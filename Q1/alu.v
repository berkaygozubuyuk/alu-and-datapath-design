==> flow/design.v <==
module ZeroExtender(
    input  wire       in,     
    output wire [31:0] out     
);
    assign out = {31'b0, in};
endmodule
module Adder(
    input  wire [31:0] A,
    input  wire [31:0] B,
    output wire [31:0] Result
);
    assign Result = A + B;
endmodule
module Subtractor(
    input  wire [31:0] A,
    input  wire [31:0] B,
    output wire [31:0] Result
);
    assign Result = A - B;
endmodule
module And32(
    input  wire [31:0] A,
    input  wire [31:0] B,
    output wire [31:0] Result
);
    assign Result = A & B;
endmodule
module Xor32(
    input  wire [31:0] A,
    input  wire [31:0] B,
    output wire [31:0] Result
);
    assign Result = A ^ B;
endmodule
module SLT(
    input  wire [31:0] A,
    input  wire [31:0] B,
    output wire [31:0] Result
);
    wire less_bit;
    assign less_bit = (A < B) ? 1'b1 : 1'b0;
    ZeroExtender ze(.in(less_bit), .out(Result));
endmodule
module ALU(
    input  wire [31:0] A,
    input  wire [31:0] B,
    input  wire [2:0]  ALUControl,
    output reg  [31:0] Result,
    output wire        Zero
);
    wire [31:0] addRes, subRes, andRes, xorRes, sltRes;
    Adder       add(.A(A), .B(B),           .Result(addRes));
    Subtractor  sub(.A(A), .B(B),           .Result(subRes));
    And32       _and(.A(A), .B(B),          .Result(andRes));
    Xor32       _xor(.A(A), .B(B),          .Result(xorRes));
    SLT         slt(.A(A), .B(B),           .Result(sltRes));
    always @(*) begin
        case (ALUControl)
            3'b000: Result = addRes;
            3'b001: Result = subRes;
            3'b010: Result = andRes;
            3'b011: Result = xorRes;
            3'b101: Result = sltRes;
            default: Result = 32'b0;
        endcase
    end
    assign Zero = (Result == 32'b0);
endmodule
module Datapath(
    input  wire           clk,
    input  wire           rst,
    input  wire           wr,
    input  wire [2:0]     ALUControl,
    input  wire [1:0]     addr1,
    input  wire [1:0]     addr2,
    input  wire [1:0]     addr3,
    output wire           Zero
);
    wire [31:0] data1;
    wire [31:0] data2;
    wire [31:0] alu_result;
    regfile rf (
        .addr1(addr1),
        .addr2(addr2),
        .addr3(addr3),
        .data1(data1),
        .data2(data2),
        .data3(alu_result),
        .clk(clk),
        .wr(wr),
        .rst(rst)
    );
    ALU alu_unit (
        .A(data1),
        .B(data2),
        .ALUControl(ALUControl),
        .Result(alu_result),
        .Zero(Zero)
    );
endmodule
module regfile(
        addr1, addr2, addr3, data1, data2, data3, clk, wr, rst
    );
    input clk, wr, rst;
    input [1:0] addr1, addr2, addr3;
    input [32-1:0] data3;
    output [32-1:0] data1, data2;
    reg [32-1:0] register[3:0];
    initial register[0] = 32'h12345678;
    initial register[1] = 32'h9ABCDEF0;
    initial register[2] = 32'hFFFFFFFF;
    initial register[3] = 32'h00000001;
    assign data1 = register[addr1];
    assign data2 = register[addr2];
    always @(posedge clk) begin
        if(rst) begin
            register[0] <= 0;
            register[1] <= 0;
            register[2] <= 0;
            register[3] <= 0;
        end
        if(wr) begin
            register[addr3] <= data3;
        end
    end
endmodule
Reports on Datapath
Tool output for the design above, in the order of the flow.
Lines are those of the file above, counted from 1.
Operators carry their Yosys type and port widths (W data, S select, Z words).
Cell names lack the library's common part.
{"block": "design", "top_module": "Datapath", "clock_port": "clk", "cell_library": "sky130hd", "pvt_corner": "tt_025C_1v80"}

After elaboration
Counts by Yosys on the flattened word-level netlist (proc, flatten, opt, wreduce; memories kept). Register bits leave out memories and registers merged into their read ports (data or address); mux counts leave out enables and synchronous resets folded into registers. Print and check cells are left out. Cells with the same type and inputs are merged into one.
Yosys's memory passes give these memory sizes; they may raise the number of words (mostly to a power of two), join words into wider ones and drop unused or constant bits.
{"block": "bits", "ff_bits": 0, "latch_bits": 0, "ramBits": 128, "mem_bits_ro": 0, "n_memories": 1, "input_bits": 12, "out_inout_bits": 1, "elab_cells": 18}
{"block": "memory_table", "memory": "rf.register", "size": 4, "word_bits": 32, "line": 108, "source": "reg [32-1:0] register[3:0];"}
{"block": "classes", "n_addsub": 2, "mul": 0, "n_div": 0, "n_cmp": 1, "n_eq": 4, "n_shift": 0, "n_mux": 6, "bitwise": 2, "n_reduce_logical": 2}
{"block": "op_table", "cell": "$pmux W32 S5", "count": 1}
{"block": "op_table", "cell": "$add A32 B32 Y32", "count": 1}
{"block": "op_table", "cell": "$sub A32 B32 Y32", "count": 1}
{"block": "op_table", "cell": "$lt A32 B32 Y1", "count": 1}
{"block": "op_table", "cell": "$and A32 B32 Y32", "count": 1}
{"block": "op_table", "cell": "$xor A32 B32 Y32", "count": 1}
{"block": "op_table", "cell": "$logic_not A32 Y1", "count": 1}
{"block": "op_table", "cell": "$mux W32", "count": 1}
{"block": "op_table", "cell": "$eq A3 B2 Y1 const B", "count": 2}
{"block": "op_table", "cell": "$eq A3 B1 Y1 const B", "count": 1}
{"block": "op_table", "cell": "$eq A3 B3 Y1 const B", "count": 1}
{"block": "op_table", "cell": "$logic_not A3 Y1", "count": 1}
{"block": "op_table", "cell": "$mux W1", "count": 3}
{"block": "op_table", "cell": "$mux W2", "count": 1}

Longest topological paths
Yosys ltp: most cells in a row. Word level: on the elaborated netlist, between registers, memories and ports. Mapped: between sequential cells and ports; inverters and the memories' decode and read muxes count.
{"block": "logic_depth", "depth_word": 4, "ABC_AREA": 0, "ltp_mapped": 17, "ltp_nobuf": 14}

After synthesis
The flow's flattened synthesis, as Yosys stat reports it; memories are mapped. The netlist is that of the ABC_AREA named above (0 if unset); the other value can give another one.
{"block": "types", "cell_type": "edfxtp_1", "count": 128, "type_area_um2": 3.84E+03}
{"block": "types", "cell_type": "mux4_2", "count": 65, "type_area_um2": 1.46E+03}
{"block": "types", "cell_type": "nor2_1", "count": 215, "type_area_um2": 807.024}
{"block": "types", "cell_type": "ha_1", "count": 64, "type_area_um2": 800.768}
{"block": "types", "cell_type": "a21oi_1", "count": 79, "type_area_um2": 395.379}
{"block": "types", "cell_type": "inv_1", "count": 72, "type_area_um2": 270.259}
{"block": "types", "cell_type": "nand2_1", "count": 65, "type_area_um2": 243.984}
{"block": "types", "cell_type": "o21ai_0", "count": 36, "type_area_um2": 180.173}
{"block": "types", "cell_type": "clkbuf_1", "count": 45, "type_area_um2": 168.912}
{"block": "types", "cell_type": "mux2i_1", "count": 14, "type_area_um2": 140.134}
{"block": "types", "cell_type": "nor3_1", "count": 28, "type_area_um2": 140.134}
{"block": "types", "cell_type": "nand2b_1", "count": 20, "type_area_um2": 125.12}
{"block": "types", "cell_type": "a211oi_1", "count": 15, "type_area_um2": 112.608}
{"block": "types", "cell_type": "a21o_1", "count": 15, "type_area_um2": 112.608}
{"block": "types", "cell_type": "xnor2_1", "count": 12, "type_area_um2": 105.101}
{"block": "types", "cell_type": "buf_2", "count": 20, "type_area_um2": 100.096}
{"block": "types", "cell_type": "o211ai_1", "count": 13, "type_area_um2": 97.594}
{"block": "types", "cell_type": "nand4_1", "count": 15, "type_area_um2": 93.84}
Other cell types: 71; their cells: 265.
{"block": "mapped", "cells": 1186, "area_um2": 11334.6, "seq_area_um2": 3843.7, "ffs": 128, "n_buf": 77}
The figures by module come from a second, unflattened synthesis with its own total; it is not the netlist above.
{"block": "unflattened", "cells_unflattened": 1348, "hier_area_um2": 12971.2}
Each row is one instance without its submodules.
{"block": "modules", "mod": "regfile", "n_inst": 1, "n_cells": 394, "area_um2": 6236.0, "seq_area_um2": 3843.7}
{"block": "modules", "mod": "Subtractor", "n_inst": 1, "n_cells": 264, "area_um2": 1848.0, "seq_area_um2": 0.0}
{"block": "modules", "mod": "Adder", "n_inst": 1, "n_cells": 241, "area_um2": 1744.2, "seq_area_um2": 0.0}
{"block": "modules", "mod": "ALU", "n_inst": 1, "n_cells": 244, "area_um2": 1641.6, "seq_area_um2": 0.0}
{"block": "modules", "mod": "SLT", "n_inst": 1, "n_cells": 108, "area_um2": 777.0, "seq_area_um2": 0.0}
{"block": "modules", "mod": "Xor32", "n_inst": 1, "n_cells": 32, "area_um2": 280.3, "seq_area_um2": 0.0}
{"block": "modules", "mod": "ZeroExtender", "n_inst": 1, "n_cells": 33, "area_um2": 244.0, "seq_area_um2": 0.0}
{"block": "modules", "mod": "And32", "n_inst": 1, "n_cells": 32, "area_um2": 200.2, "seq_area_um2": 0.0}
{"block": "modules", "mod": "Datapath", "n_inst": 1, "n_cells": 0, "area_um2": 0.0, "seq_area_um2": 0.0}

Path before layout
Source: OpenSTA report_checks on the synthesized netlist (no wires, ideal clock, input and output delay 20% of the period each), path of least setup slack; recovery checks are left aside. Register names are those of the netlist, which keeps one name where synthesis merged equal registers.
{"block": "synth_timing", "kind": "input-to-output", "start": "input addr2[0]", "end": "output Zero", "period_ns": 9.43, "in_delay_ns": 1.886, "output_delay_ns": 1.886, "launch_ns": 1.886, "arrival_time_ns": 6.158, "setup_slack_ns": 1.386, "path_delay_ns": 4.272, "driving_pins": 15, "period_less_setup_slack_ns": 8.044}
"path_delay_ns" = arrival - input delay + setup time.
A path that ends at an output port has no setup time.
"driving_pins" counts driving pins, that of a launching flip-flop among them; a cell with two outputs on the path counts twice.
"period_less_setup_slack_ns" = period - worst setup slack (recovery checks aside). The figure is calculated, with input and output delays left at 20% of the set period.
Between the ends stands the longest chain of elaborated cells between them, by number of cells; it is not shown to be the way that was timed. Of several equally long chains one is given.
Each line given opens the expression or statement behind the cell; cells for indexed reads and writes are added by Yosys, which also makes memories of some case tables.
The chain passes a memory read, where the word-level depth is cut; so it can be longer than that depth.
{"block": "synth_between", "cell_sequence": "clkbuf_1 -> buf_1 -> mux4_2 -> ha_1 -> fa_1 -> and2b_4 -> o2111ai_4 -> a2111oi_4 -> nor3_1 -> o21a_1 -> o32a_1 -> a31oi_1 -> and4_1 -> and4_1 -> and4_1", "elab_chain_len": 5}
{"block": "synth_rtl", "element": "start, declared", "line": 75, "source": "input  wire [1:0]     addr2,"}
{"block": "synth_rtl", "element": "$mem_v2 Z4 W32", "line": 108, "source": "reg [32-1:0] register[3:0];"}
{"block": "synth_rtl", "element": "$lt A32 B32 Y1", "line": 41, "source": "assign less_bit = (A < B) ? 1'b1 : 1'b0;"}
{"block": "synth_rtl", "element": "$mux W1", "line": 41}
{"block": "synth_rtl", "element": "$pmux W32 S5", "line": 58, "source": "case (ALUControl)"}
{"block": "synth_rtl", "element": "$logic_not A32 Y1", "line": 67, "source": "assign Zero = (Result == 32'b0);"}
{"block": "synth_rtl", "element": "end, declared", "line": 77, "source": "output wire           Zero"}

Timing after layout
From the final timing report of entry A: the path of least setup slack in the routed layout; clock arrival at registers is part of the times.
{"block": "layout_timing", "kind": "input-to-output", "start": "input addr1[0]", "end": "output Zero", "period_ns": 12.6, "in_delay_ns": 2.52, "output_delay_ns": 2.52, "launch_ns": 2.52, "arrival_time_ns": 8.05, "setup_slack_ns": 2.03, "driving_pins": 15}
Between the ends stands the longest chain of elaborated cells between them, by number of cells; it is not shown to be the way that was timed. Of several equally long chains one is given.
The chain passes a memory read, where the word-level depth is cut; so it can be longer than that depth.
{"block": "layout_between", "cell_sequence": "buf_2 -> buf_4 -> mux4_2 -> ha_1 -> inv_2 -> a21oi_1 -> nand4_1 -> a41oi_1 -> o211ai_1 -> o2111ai_1 -> mux2i_1 -> a211oi_1 -> and4_1 -> and4_1 -> clkdlybuf4s50_1", "elab_chain_len": 5}
{"block": "layout_rtl", "element": "start, declared", "line": 74, "source": "input  wire [1:0]     addr1,"}
{"block": "layout_rtl", "element": "$mem_v2 Z4 W32", "line": 108, "source": "reg [32-1:0] register[3:0];"}
{"block": "layout_rtl", "element": "$lt A32 B32 Y1", "line": 41, "source": "assign less_bit = (A < B) ? 1'b1 : 1'b0;"}
{"block": "layout_rtl", "element": "$mux W1", "line": 41}
{"block": "layout_rtl", "element": "$pmux W32 S5", "line": 58, "source": "case (ALUControl)"}
{"block": "layout_rtl", "element": "$logic_not A32 Y1", "line": 67, "source": "assign Zero = (Result == 32'b0);"}
{"block": "layout_rtl", "element": "end, declared", "line": 77, "source": "output wire           Zero"}

Ticket comment

Settings and measured results of 2 stored flow runs for module Datapath (sky130hd), not sorted in any way. The constraints put input and output delay at 20% of the set period each and load the outputs with 0.01 pF.
"clock_period_reached_ns" means the clock period less the worst setup slack. The figure is calculated, with input and output delays left at 20% of the set period.
"worst_setup_path_time_ns" means the part of the period allowed to the worst setup path (the constraints hold back 20% at inputs and 20% at outputs) less its slack; where the path has registers, the arrival times of their clocks count too.
"final_power_mw" is the tool's figure for a default switching activity; nothing was simulated.

{"run": "entry A", "settings": { "period_ns": 12.6, "CORE_UTILIZATION": 59, "PLACE_DENSITY": 0.64, "CORE_MARGIN": 7, "CELL_PAD_IN_SITES_GLOBAL_PLACEMENT": 1, "CELL_PAD_IN_SITES_DETAIL_PLACEMENT": 0, "CTS_CLUSTER_SIZE": 75, "CTS_CLUSTER_DIAMETER": 38, "MIN_ROUTING_LAYER": "met1", "CAP_MARGIN": 20, "SLEW_MARGIN": 20 }, "results": { "finish.utilization_pct": 64.5, "final_power_mw": 1.648, "holdWs_ns": 1.261, "clock_period_reached_ns": 10.567, "fin_ws_ns": 2.033, "worst_setup_path_time_ns": 5.53, "timing.worst_path_kind": "input-to-output", "fin_tns_ns": 0.000, "die_footprint_um2": 23288.3, "finalCellArea_um2": 12107.9, "synthArea_um2": 11334.6 }}
{"run": "entry B", "settings": { "period_ns": 5.06, "CORE_UTILIZATION": 38, "PLACE_DENSITY_LB_ADDON": 0.18, "CORE_ASPECT_RATIO": 1.06, "GPL_TIMING_DRIVEN": 0, "SLEW_MARGIN": 5, "CAP_MARGIN": 20, "CORE_MARGIN": 2 }, "results": { "finish.utilization_pct": 46.7, "final_power_mw": 4.521, "holdWs_ns": 1.164, "clock_period_reached_ns": 6.127, "fin_ws_ns": -1.067, "worst_setup_path_time_ns": 4.10, "timing.worst_path_kind": "input-to-output", "fin_tns_ns": -1.067, "die_footprint_um2": 31226.7, "finalCellArea_um2": 13835.8, "synthArea_um2": 11334.6 }}
